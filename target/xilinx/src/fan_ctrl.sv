==> flow/design.v <==
module fan_ctrl (
    input  logic       clk_i,
    input  logic       rst_ni,
    input  logic [3:0] pwm_setting_i,
    output logic       fan_pwm_o
);
    logic [3:0]  ms_clock_d, ms_clock_q;
    logic [11:0] cycle_counter_d, cycle_counter_q;
    always_comb begin
        cycle_counter_d = cycle_counter_q + 1;
        ms_clock_d = ms_clock_q;
        if (cycle_counter_q == 49) begin
            cycle_counter_d = 0;
            ms_clock_d = ms_clock_q + 1;
        end
        if (ms_clock_q == 15) begin
            ms_clock_d = 0;
        end
    end
    always_comb begin
        if (ms_clock_q < pwm_setting_i) begin
            fan_pwm_o = 1'b1;
        end else begin
            fan_pwm_o = 1'b0;
        end
    end
    always_ff @(posedge clk_i or negedge rst_ni) begin
        if (~rst_ni) begin
            ms_clock_q      <= '0;
            cycle_counter_q <= '0;
        end else begin
            ms_clock_q      <= ms_clock_d;
            cycle_counter_q <= cycle_counter_d;
        end
    end
endmodule
======== From RTL to reports: fan_ctrl ========
Tool output for the design above, in the order of the flow.
Lines are those of the file above, counted from 1.
Library cell names are shortened.
Not given: --
set-up
  design top .............................. fan_ctrl
  clock port .............................. clk_i
  standard-cell library ................... sky130hd
  library corner .......................... tt_025C_1v80

======== Word level ========
Source: Yosys, flattened and elaborated, memories not mapped. Widths are those after wreduce. Registers that Yosys merges into a memory's read port (data or address) are not register bits. Print and check cells do not count. Equal cells are merged and count once.
cells by class
  $add $sub $neg .......................... 2
  order comparisons ....................... 1
  eq/ne operators ......................... 2
  muxes and demuxes ....................... 4
  reduce/logical cells .................... 1
operator list
  operator                                                                 count
  12-bit by 1-bit adder with 12-bit output (second input constant)         1
  12-bit by 6-bit equality test with 1-bit output (second input constant)  1
  12-bit 2-to-1 mux                                                        1
  4-bit 2-to-1 mux                                                         2
  4-bit by 1-bit adder with 4-bit output (second input constant)           1
  4-bit < comparator                                                       1
  4-bit equality test (second input constant)                              1
  2-bit nonzero test                                                       1
  1-bit 2-to-1 mux                                                         1
bit counts
  flip-flop bits (word level) ............. 16
  input port bits ......................... 6
  output and inout port bits .............. 1
  elaborated cells ........................ 12

======== Logic depth ========
Longest topological path by Yosys (ltp), each cell counted once; first at word level (registers and memories cut), then after technology mapping (sequential cells cut; the memories' decode and read muxes count).
depth
  depth in word-level cells ............... 3
  ABC_AREA ................................ 0
  depth in mapped cells ................... 6
  mapped depth without buffers ............ 6

======== Mapped cells and area ========
Yosys stat after the flow's synthesis: flattened, memories mapped to cells. It holds for the ABC_AREA given above (unset counts as 0); a run with the other value may have another netlist.
Totals and module areas in this step are rounded.
mapped netlist
  standard cells after synthesis .......... 76
  chip area (Yosys) ....................... 832 µm²
  sequential part of the area ............. 400 µm²
  flip-flop cells ......................... 16
  buffer cells ............................ 0
cells by type
  type      count  total area (µm²)
  dfrtp_1   16     400.384
  ha_1      6      75.072
  xnor2_1   7      61.309
  xor2_1    4      35.034
  nor2_1    9      33.782
  a21o_1    3      22.522
  inv_1     5      18.768
  nand4_1   3      18.768
  nor3_4    1      16.266
  mux2_4    1      15.014
  nand3_1   3      15.014
  a31oi_2   1      12.512
  nand2_1   3      11.261
  or4_4     1      11.261
  and3b_2   1      10.01
  o21ai_0   2      10.01
  a22o_1    1      8.758
  nand4b_1  1      8.758
Not listed: further types 8, cells in them 8.

======== Timing after synthesis ========
OpenSTA on the mapped netlist: ideal clock, no wires. The path of least setup slack (recovery checks aside). Input and output delay are each 20% of the period. Register names are those of the netlist, which keeps one name where synthesis merged equal registers.
timing path after synthesis
  path kind ............................... register -> register
  start ................................... register cycle_counter_q[3]
  end ..................................... register ms_clock_q[1]
  period .................................. 1,610 ps
  library setup time ...................... 125 ps
  launch time at the first pin ............ 0 ps
  arrival time ............................ 1,567 ps
  required time ........................... 1,485 ps
  slack ................................... -82 ps
  path delay .............................. 1,692 ps
  stages on the path ...................... 5
  path buffers ............................ 0
  synthesis period reached ................ 1,692 ps
"path delay" = arrival - input delay + setup time.
"stages on the path": output pins that drive a net of the path, with the launching flip-flop's if there is one; two outputs of one cell count as two.
"synthesis period reached" = period - worst setup slack (recovery checks aside). The figure is calculated, with input and output delays left at 20% of the set period.
Between the ends stands the longest chain of elaborated cells between them, by number of cells; it is not shown to be the way that was timed. Of several equally long chains one is given.
Each line given opens the expression or statement behind the cell; cells for indexed reads and writes are added by Yosys, which also makes memories of some case tables.
on the way, after synthesis
  cells stage by stage .................... dfrtp_1 or4_4 nor3_4 a31oi_2 mux2_4
  length of the longest elaborated chain .. 3
  elaborated cells on any way between the ends .. 4
  RTL lines with such cells ............... 2
  classes of those cells .................. 1 x eq/ne; 2 x mux; 1 x reduce/logical
ends and longest elaborated chain, after synthesis
  what                                             RTL line  source
  from (decl)                                      8         logic [11:0] cycle_counter_d, cycle_counter_q;
  from (assign)                                    30        cycle_counter_q <= '0;
  from (assign)                                    33        cycle_counter_q <= cycle_counter_d;
  12-bit by 6-bit equality test with 1-bit output  12        if (cycle_counter_q == 49) begin
  4-bit 2-to-1 mux                                 12
  4-bit 2-to-1 mux                                 16        if (ms_clock_q == 15) begin
  to (assign)                                      29        ms_clock_q      <= '0;
  to (assign)                                      32        ms_clock_q      <= ms_clock_d;
  to (decl)                                        7         logic [3:0]  ms_clock_d, ms_clock_q;

======== Worst path after layout ========
Path of least setup slack in the final report of job 1 (OpenROAD, finished layout, wires in). Where an end is a register, its clock arrival counts in the times.
The report prints the path's times to 10 ps; the period is as set.
timing path after layout
  path kind ............................... register -> output
  start ................................... register ms_clock_q[1]
  end ..................................... output port fan_pwm_o
  period .................................. 1,560 ps
  output delay ............................ 310 ps
  launch time at the first pin ............ 280 ps
  arrival time ............................ 1,520 ps
  required time ........................... 1,250 ps
  slack ................................... -270 ps
  stages on the path ...................... 6
  path buffers ............................ 1
Between the ends stands the longest chain of elaborated cells between them, by number of cells; it is not shown to be the way that was timed. Of several equally long chains one is given.
on the way, after layout
  cells stage by stage .................... dfrtp_1 ha_1 a21o_1 a21o_1 a21oi_2 buf_2
  length of the longest elaborated chain .. 2
  elaborated cells on any way between the ends .. 2
  RTL lines with such cells ............... 1
  classes of those cells .................. 1 x compare; 1 x mux
ends and longest elaborated chain, after layout
  what                RTL line  source
  from (decl)         7         logic [3:0]  ms_clock_d, ms_clock_q;
  from (assign)       29        ms_clock_q      <= '0;
  from (assign)       32        ms_clock_q      <= ms_clock_d;
  4-bit < comparator  21        if (ms_clock_q < pwm_setting_i) begin
  1-bit 2-to-1 mux    21
  to (decl)           5         output logic       fan_pwm_o

FLOW RESULTS
============

Stored flow runs of fan_ctrl (2 of them; Yosys, OpenROAD, sky130hd). They differ in their settings and are not a sequence. Constraints: input delay and output delay 20% of the set period each, output load 0.01 pF.
By "clock period reached" is meant the clock period of the run minus its worst setup slack. This is arithmetic on one report: input and output delays are still those of the set period (20% each).
"worst setup path time" is the time allowed to the run's worst setup path (the clock period less input and output delay, where it has them) less its slack. Clock arrival times count: a late capture clock shortens it, a late launch clock lengthens it.
"power consumption" rests on the timing tool's default activity at the inputs, not on a simulated workload.
"worst setup path time" is given in steps of 10 ps.
Results are given in rounded form.

======== job 1 ========
==> flow/run.sh <==
#!/bin/bash
# the make line also repeats the synthesis and layout settings of config.mk as NAME=value (left out here)
make -C /OpenROAD-flow-scripts/flow DESIGN_CONFIG=/design/flow/config.mk WORK_HOME=/design/flow/orfs CLKGATE_MAP_FILE= finish
==> flow/config.mk <==
export PLATFORM = sky130hd
export DESIGN_NAME = fan_ctrl
export DESIGN_NICKNAME = fan_ctrl
export VERILOG_FILES = /design/flow/design.v
export SDC_FILE = /design/flow/constraint.sdc
export NUM_CORES = 4
export LEC_CHECK = 0
export CAP_MARGIN = 20
export CORE_MARGIN = 2
export CORE_UTILIZATION = 40
export SLEW_MARGIN = 20
==> flow/constraint.sdc <==
create_clock -name core_clock -period 1.56 [get_ports {clk_i}]
set_input_delay 0.3120 -clock core_clock [delete_from_list [all_inputs] [get_ports {clk_i}]]
set_output_delay 0.3120 -clock core_clock [all_outputs]
set_load 0.01 [all_outputs]

-------- measured, job 1 --------
  synthesized cell area ................... 832 µm²
  die footprint ........................... 2,460 µm²
  standard-cell area after routing ........ 1,140 µm²
  post-layout utilization ................. 0.58
  setup slack of the worst path ........... -269 ps
  sum of negative setup slack ............. -674 ps
  power consumption ....................... 0.00066 W
  clock period reached .................... 1,829 ps
  worst setup path time ................... 1,520 ps
  worst setup path kind ................... register -> output

======== job 2 ========
==> flow/run.sh <==
#!/bin/bash
# the make line also repeats the synthesis and layout settings of config.mk as NAME=value (left out here)
make -C /OpenROAD-flow-scripts/flow DESIGN_CONFIG=/design/flow/config.mk WORK_HOME=/design/flow/orfs CLKGATE_MAP_FILE= finish
==> flow/config.mk <==
export PLATFORM = sky130hd
export DESIGN_NAME = fan_ctrl
export DESIGN_NICKNAME = fan_ctrl
export VERILOG_FILES = /design/flow/design.v
export SDC_FILE = /design/flow/constraint.sdc
export NUM_CORES = 4
export LEC_CHECK = 0
export CAP_MARGIN = 40
export CELL_PAD_IN_SITES_DETAIL_PLACEMENT = 0
export CORE_ASPECT_RATIO = 1.37
export CORE_MARGIN = 2
export CORE_UTILIZATION = 56
export CTS_CLUSTER_SIZE = 49
export MIN_ROUTING_LAYER = met2
export PLACE_DENSITY_LB_ADDON = 0.15
export SETUP_SLACK_MARGIN = -0.12
export SLEW_MARGIN = 20
export TNS_END_PERCENT = 30
==> flow/constraint.sdc <==
create_clock -name core_clock -period 1.72 [get_ports {clk_i}]
set_input_delay 0.3440 -clock core_clock [delete_from_list [all_inputs] [get_ports {clk_i}]]
set_output_delay 0.3440 -clock core_clock [all_outputs]
set_load 0.01 [all_outputs]

-------- measured, job 2 --------
  synthesized cell area ................... 832 µm²
  die footprint ........................... 1,810 µm²
  standard-cell area after routing ........ 1,060 µm²
  post-layout utilization ................. 0.759
  setup slack of the worst path ........... -170 ps
  sum of negative setup slack ............. -170 ps
  power consumption ....................... 0.000657 W
  clock period reached .................... 1,890 ps
  worst setup path time ................... 1,200 ps
  worst setup path kind ................... input -> output
